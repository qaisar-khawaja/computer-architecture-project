==> flow/design.v <==
package constants_pkg;
typedef enum logic [1:0] {
    ADD = 2'b00,
    SUB = 2'b01,
    AND = 2'b10,
    OR =  2'b11
} aluSel_e  ;
endpackage
module fetch #(
    parameter int DWIDTH=32,
    parameter int AWIDTH=32,
    parameter int BASEADDR=32'h01000000
    )(
	input logic clk,
	input logic rst,
	output logic [AWIDTH - 1:0] pc_o,
    output logic [DWIDTH - 1:0] insn_o
);
logic [AWIDTH-1:0] pc_reg;
    always_ff @(posedge clk) begin
        if (rst) begin
            pc_reg <= BASEADDR;
        end
        else begin
            pc_reg <= pc_reg + 'd4;
        end
    end
assign pc_o = pc_reg;
endmodule : fetch
From RTL to reports: fetch
Tool output for the design above, in the order of the flow.
Lines are those of the file above, counted from 1.
Operators carry their Yosys type and port widths (W data, S select, Z words).
Library cell names are shortened.
The mark n/a stands for no value.
- top: fetch
- clock input: clk
- library: sky130hd
- library corner: tt_025C_1v80

Word-level counts
Yosys after proc, flatten, opt, wreduce and memory -nomap, before mapping. Enables and synchronous resets that opt folds into registers are not counted as muxes. Memory bits, and registers merged into a memory's read port (data or address), are not among the register bits. Print and check cells are not counted. Equal cells are merged and count once.
- output and inout port bits at 64
- input bits at 2
- clocked read ports x word width at 0
- bits in writable memories at 0
- memory bits (read-only) at 0
- latch bits at 0
- memories at 0
- noted flip-flop bits (word level): 32
- add/sub/neg operators at 1
- noted bitwise logic cells: 0
- noted shifts and indexed selects: 0
- equal/unequal tests at 0
- reductions and logical operators: 0
- $lt $le $gt $ge: 0
- multipliers: 0
- noted div/mod/pow operators: 0
- noted mux-type cells: 0
- operators with widths (operator ; count):
    $add A32 B3 Y32 const B ; 1

Depth
Longest topological path by Yosys (ltp), each cell counted once; first at word level (registers and memories cut), then after technology mapping (sequential cells cut; the memories' decode and read muxes count).
- depth in word-level cells at 1
- ABC_AREA: 0
- depth in mapped cells at 6
- gate-level depth less buffers at 5

After synthesis
The flow's flattened synthesis, as Yosys stat reports it; memories are mapped. The netlist is that of the ABC_AREA named above (0 if unset); the other value can give another one.
- cells by type (cell ; count ; area in all (um2)):
    dfxtp_1 ; 30 ; 600.576
    buf_4 ; 35 ; 262.752
    nand4_1 ; 14 ; 87.584
    nor2_1 ; 20 ; 75.072
    xor2_1 ; 8 ; 70.067
    a21oi_1 ; 12 ; 60.058
    and4_1 ; 5 ; 43.792
    a31o_2 ; 4 ; 35.034
    xnor2_1 ; 4 ; 35.034
    mux2_2 ; 3 ; 33.782
    nand3_1 ; 6 ; 30.029
    o21ai_0 ; 6 ; 30.029
    and3_1 ; 4 ; 25.024
    nand4_2 ; 2 ; 25.024
    nor2b_1 ; 4 ; 25.024
    or3_1 ; 4 ; 25.024
    o31ai_1 ; 3 ; 22.522
    or4_1 ; 3 ; 22.522
Other cell types: 17; their cells: 30.
- mapped area at 1697.9 um2
- standard cells after synthesis at 197
- buffer cells at 42
- flip-flops: 30

Timing after synthesis
Path of least setup slack by OpenSTA after synthesis, without wires, with an ideal clock, recovery checks aside; 20% of the period is set as input and as output delay. Where synthesis merged equal registers, the netlist keeps one of their names.
- kind: flip-flop to flip-flop
- from: register pc_reg[2]
- to: register pc_reg[30]
- period: 2520 ps
- data required time: 2399 ps
- path slack: 671 ps
- noted buffers on the path: 0
- arrival time: 1728 ps
- driving pins on the path at 6
- noted library setup time: 121 ps
- delay of the path: 1849 ps
- synthesis period reached: 1849 ps
"delay of the path" is the arrival time less input delay plus setup time.
"driving pins on the path": output pins that drive a net of the path, with the launching flip-flop's if there is one; two outputs of one cell count as two.
"synthesis period reached" = period - worst setup slack (recovery checks aside). The figure is calculated, with input and output delays left at 20% of the set period.
The rows between start and end are the longest chain of elaborated cells between them; the timing report does not say that the signal goes this way. Where chains are equally long, one stands for them.
A line is the first line of the expression or statement that the cell stems from. Yosys adds cells for indexed reads and writes and turns some case tables into memories.
- cells stage by stage: dfxtp_1 > ha_1 > nand4_1 > or4_4 > nor4_2 > mux2_2
- noted length of the longest elaborated chain: 1
- elaborated cells between the ends (all ways): 1
- classes of those cells: add/sub (1)
- RTL lines, path after synthesis (what ; RTL line ; source):
    start: declaration ; 19 ; logic [AWIDTH-1:0] pc_reg;
    start: assignment ; 22 ; pc_reg <= BASEADDR;
    start: assignment ; 25 ; pc_reg <= pc_reg + 'd4;
    $add A32 B3 Y32 ; 25 ;
    end: assignment ; 22 ;
    end: assignment ; 25 ;
    end: declaration ; 19 ;

Memo
Re: implementation data of fetch

Module fetch, platform sky130hd: 2 stored runs of the flow (Yosys, OpenROAD) with differing settings, in no particular order. Input and output delays are each 20% of the period that was set; the output load is 0.01 pF.

Entry A
Settings were period_ns = 1.22; CORE_UTILIZATION = 33; PLACE_DENSITY_LB_ADDON = 0.04; CORE_MARGIN = 9; CELL_PAD_IN_SITES_GLOBAL_PLACEMENT = 2; CELL_PAD_IN_SITES_DETAIL_PLACEMENT = 2; GPL_ROUTABILITY_DRIVEN = 0; CTS_CLUSTER_SIZE = 41; CTS_CLUSTER_DIAMETER = 88; CAP_MARGIN = 15; MAX_ROUTING_LAYER = met5; SLEW_MARGIN = 20
- stopped before the end: clock tree synthesis reported DPL-0033

Entry B
Settings were period_ns = 1.44; CORE_UTILIZATION = 60; SETUP_SLACK_MARGIN = 0.13; PLACE_DENSITY_LB_ADDON = 0.02; CORE_ASPECT_RATIO = 1.69; CORE_MARGIN = 5; CELL_PAD_IN_SITES_GLOBAL_PLACEMENT = 0; CTS_CLUSTER_SIZE = 80; MIN_ROUTING_LAYER = met2; MAX_ROUTING_LAYER = met5; CAP_MARGIN = 20; SLEW_MARGIN = 20
- stopped before the end: clock tree synthesis reported DPL-0033
